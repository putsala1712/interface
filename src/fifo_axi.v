==> flow/design.v <==
`timescale 1ns / 1ps
module fifo_axi#(parameter DATA_WIDTH=32, FIFO_DEPTH=16)(
input aclk, aresetn,
input [DATA_WIDTH-1:0] s_data,
input s_valid,
output s_ready,
output reg [DATA_WIDTH-1:0] m_data,
output m_valid,
input m_ready
    );
    localparam ptr_width = $clog2(FIFO_DEPTH);
    reg [DATA_WIDTH-1:0] fifo_mem [0:FIFO_DEPTH-1];  
    reg [ptr_width-1:0] rd_ptr,wr_ptr;  
    wire full = (wr_ptr+1'b1)== rd_ptr;   
    wire empty = (rd_ptr == wr_ptr) && !full ;   
    assign s_ready = !full;
    assign m_valid = !empty;
    wire rd_en = (m_valid && m_ready);
    wire wr_en = (s_valid && s_ready);
    always@(*) begin
    if(empty) m_data <= 32'hx;
    else m_data <= fifo_mem[rd_ptr];
    end
    always@(posedge aclk or negedge aresetn)
    begin 
    if(!aresetn) begin
    wr_ptr <= 0;
    rd_ptr <= 0;
    m_data <= 0;
    end
    else 
    begin
    if (wr_en) 
    begin
         fifo_mem[wr_ptr] <= s_data;
         wr_ptr <= wr_ptr + 1 ;
    end 
    if (rd_en) 
    begin
          rd_ptr <= rd_ptr + 1;
    end
    end
    end 
endmodule
Reports on fifo_axi
What the tools print for fifo_axi, step after step.
Lines are those of the file above, counted from 1.
Operators carry their Yosys type and port widths (W data, S select, Z words).
Cell names lack the library's common part.
Not given: --
Inputs
  top: fifo_axi
  clock input: aclk
  cell library: sky130hd
  library corner: tt_025C_1v80

After elaboration
Source: Yosys, flattened and elaborated. Widths are those after wreduce; folded enables and synchronous resets count as part of the registers. Registers that Yosys merges into a memory's read port (data or address) are not register bits. Print and check cells do not count.
Cells by class
  add/sub/neg operators: 3
  reduce/logical cells: 5
  eq/ne operators: 2
Operators with widths (count)
  $add A4 B1 Y4 const B: 3
  $eq A4 B4 Y1: 2
  $logic_and A1 B1 Y1: 3
  $logic_not A1 Y1: 2
Bit counts
  bits of input ports: 36
  output and inout port bits: 34
  bits in registers: 8
  cells after elaboration: 12

Logic depth
Yosys ltp: most cells in a row. Word level: on the elaborated netlist, between registers, memories and ports. Mapped: between sequential cells and ports; inverters and the memories' decode and read muxes count.
Depth
  depth in word-level cells: 6
  ABC_AREA: 0
  mapped depth: 5
  gate-level depth less buffers: 5

After synthesis
The flow's flattened synthesis, as Yosys stat reports it; memories are mapped. The netlist is that of the ABC_AREA named above (0 if unset); the other value can give another one.
Cell types
  buf_4: count 33, area in all 247.738 um^2
  dfrtp_1: count 8, area in all 200.192 um^2
  xnor2_1: count 7, area in all 61.309 um^2
  ha_1: count 2, area in all 25.024 um^2
  xnor3_1: count 1, area in all 22.522 um^2
  xor2_1: count 2, area in all 17.517 um^2
  xnor2_2: count 1, area in all 16.266 um^2
  xor2_2: count 1, area in all 16.266 um^2
  mux2_4: count 1, area in all 15.014 um^2
  nand2_1: count 4, area in all 15.014 um^2
  nand3_1: count 3, area in all 15.014 um^2
  nand4_1: count 2, area in all 12.512 um^2
  mux2_2: count 1, area in all 11.261 um^2
  o2111a_1: count 1, area in all 11.261 um^2
  a41o_1: count 1, area in all 10.01 um^2
  nand3_2: count 1, area in all 10.01 um^2
  nor4b_1: count 1, area in all 8.758 um^2
  o21ai_2: count 1, area in all 8.758 um^2
Other cell types: 8; their cells: 9.
Synthesis totals
  area of sequential cells: 200.2 um^2
  flip-flop cells: 8
  buffers: 34
  mapped cells: 80
  mapped area: 769.5 um^2

Timing after synthesis
OpenSTA on the mapped netlist: ideal clock, no wires. The path of least setup slack (recovery checks aside). Input and output delay are each 20% of the period. Register names are those of the netlist, which keeps one name where synthesis merged equal registers.
Timing path post-synthesis
  path type: reg2out
  start: reg wr_ptr[1]
  end: out s_ready
  launch time at the first pin: 0.000 ns
  period: 2.28 ns
  setup slack: 0.425 ns
  output delay: 0.456 ns
  data required time: 1.824 ns
  path buffers: 0
  stages: 5
  path delay: 1.399 ns
  data arrival time: 1.399 ns
  synthesis period reached: 1.855 ns
"path delay" is the arrival time less input delay plus setup time.
At an output port there is no setup time.
"stages" counts driving pins, that of a launching flip-flop among them; a cell with two outputs on the path counts twice.
"synthesis period reached" = period - worst setup slack (recovery checks aside). The figure is calculated, with input and output delays left at 20% of the set period.
Between the ends stands the longest chain of elaborated cells between them, by number of cells; it is not shown to be the way that was timed. Of several equally long chains one is given.
A line is the first line of the expression or statement that the cell stems from. Yosys adds cells for indexed reads and writes and turns some case tables into memories.
On the way, post-synthesis
  cells stage by stage: dfrtp_1 > ha_1 > xnor3_1 > nand3_2 > or2_2
  length of the longest elaborated chain: 3
  elaborated cells on any way between the ends: 3
  classes of those cells: 1 x add/sub; 1 x eq/ne; 1 x reduce/logical
Ends and longest elaborated chain, post-synthesis
  start, declared: RTL line 13  | reg [ptr_width-1:0] rd_ptr,wr_ptr;
  start, assigned: RTL line 27  | wr_ptr <= 0;
  start, assigned: RTL line 36  | wr_ptr <= wr_ptr + 1 ;
  $add A4 B1 Y4: RTL line 14  | wire full = (wr_ptr+1'b1)== rd_ptr;
  $eq A4 B4 Y1: RTL line 14
  $logic_not A1 Y1: RTL line 16  | assign s_ready = !full;
  end, declared: RTL line 6  | output s_ready,

Timing after layout
Path of least setup slack in the final report of record 1 (OpenROAD, finished layout, wires in). Where an end is a register, its clock arrival counts in the times.
Timing path after layout
  path type: reg2out
  start: reg wr_ptr[1]
  end: out s_ready
  stages: 6
  data arrival time: 1.53 ns
  launch time at the first pin: 0.27 ns
  period: 1.9 ns
  output delay: 0.38 ns
  data required time: 1.52 ns
  setup slack: -0.01 ns
  path buffers: 1
Between the ends stands the longest chain of elaborated cells between them, by number of cells; it is not shown to be the way that was timed. Of several equally long chains one is given.
On the way, after layout
  cells stage by stage: dfrtp_1 > ha_4 > xnor2_2 > nand3_2 > or2_4 > buf_6
  length of the longest elaborated chain: 3
  elaborated cells on any way between the ends: 3
  classes of those cells: 1 x add/sub; 1 x eq/ne; 1 x reduce/logical
Ends and longest elaborated chain, after layout
  start, declared: RTL line 13  | reg [ptr_width-1:0] rd_ptr,wr_ptr;
  start, assigned: RTL line 27  | wr_ptr <= 0;
  start, assigned: RTL line 36  | wr_ptr <= wr_ptr + 1 ;
  $add A4 B1 Y4: RTL line 14  | wire full = (wr_ptr+1'b1)== rd_ptr;
  $eq A4 B4 Y1: RTL line 14
  $logic_not A1 Y1: RTL line 16  | assign s_ready = !full;
  end, declared: RTL line 6  | output s_ready,

## Implementation results

Settings and measured results of 2 stored flow runs for module fifo_axi (sky130hd), not sorted in any way. The constraints put input and output delay at 20% of the set period each and load the outputs with 0.01 pF.
"achieved period": clock period set for the run, less the worst setup slack. It is reckoned from that one timing run; input and output delays stay at 20% of the period that was set.
"worst setup path time" means the part of the period allowed to the worst setup path (the constraints hold back 20% at inputs and 20% at outputs) less its slack; where the path has registers, the arrival times of their clocks count too.
"total power of the final layout" is the tool's figure for a default switching activity; nothing was simulated.

==> record 1: settings <==
{ "period_ns": 1.9, "CORE_UTILIZATION": 42, "SETUP_SLACK_MARGIN": 0.17, "HOLD_SLACK_MARGIN": 0.27, "CORE_ASPECT_RATIO": 1.0, "CELL_PAD_IN_SITES_DETAIL_PLACEMENT": 0, "ABC_AREA": 0, "CTS_CLUSTER_SIZE": 19, "CAP_MARGIN": 0, "CORE_MARGIN": 2, "SLEW_MARGIN": 20 }
==> record 1: results <==
cell area after synthesis: 769.5 um^2
die footprint: 2190.7 um^2
standard-cell area after routing: 909.6 um^2
utilization after layout: 52.7%
lowest setup slack: -0.006 ns
post-route setup TNS: -0.006 ns
total power of the final layout: 0.001785 W
achieved period: 1.906 ns
worst setup path time: 1.53 ns
class of the worst setup path: reg2out

==> record 2: settings <==
{ "period_ns": 1.4, "CORE_UTILIZATION": 59, "SETUP_SLACK_MARGIN": 0.29, "PLACE_DENSITY": 0.93, "CELL_PAD_IN_SITES_DETAIL_PLACEMENT": 2, "TNS_END_PERCENT": 35, "GPL_TIMING_DRIVEN": 1, "CTS_CLUSTER_DIAMETER": 129, "MAX_ROUTING_LAYER": "met4", "CAP_MARGIN": 20, "CORE_MARGIN": 2, "SLEW_MARGIN": 20 }
==> record 2: results <==
no results, placement failed with DPL-0033
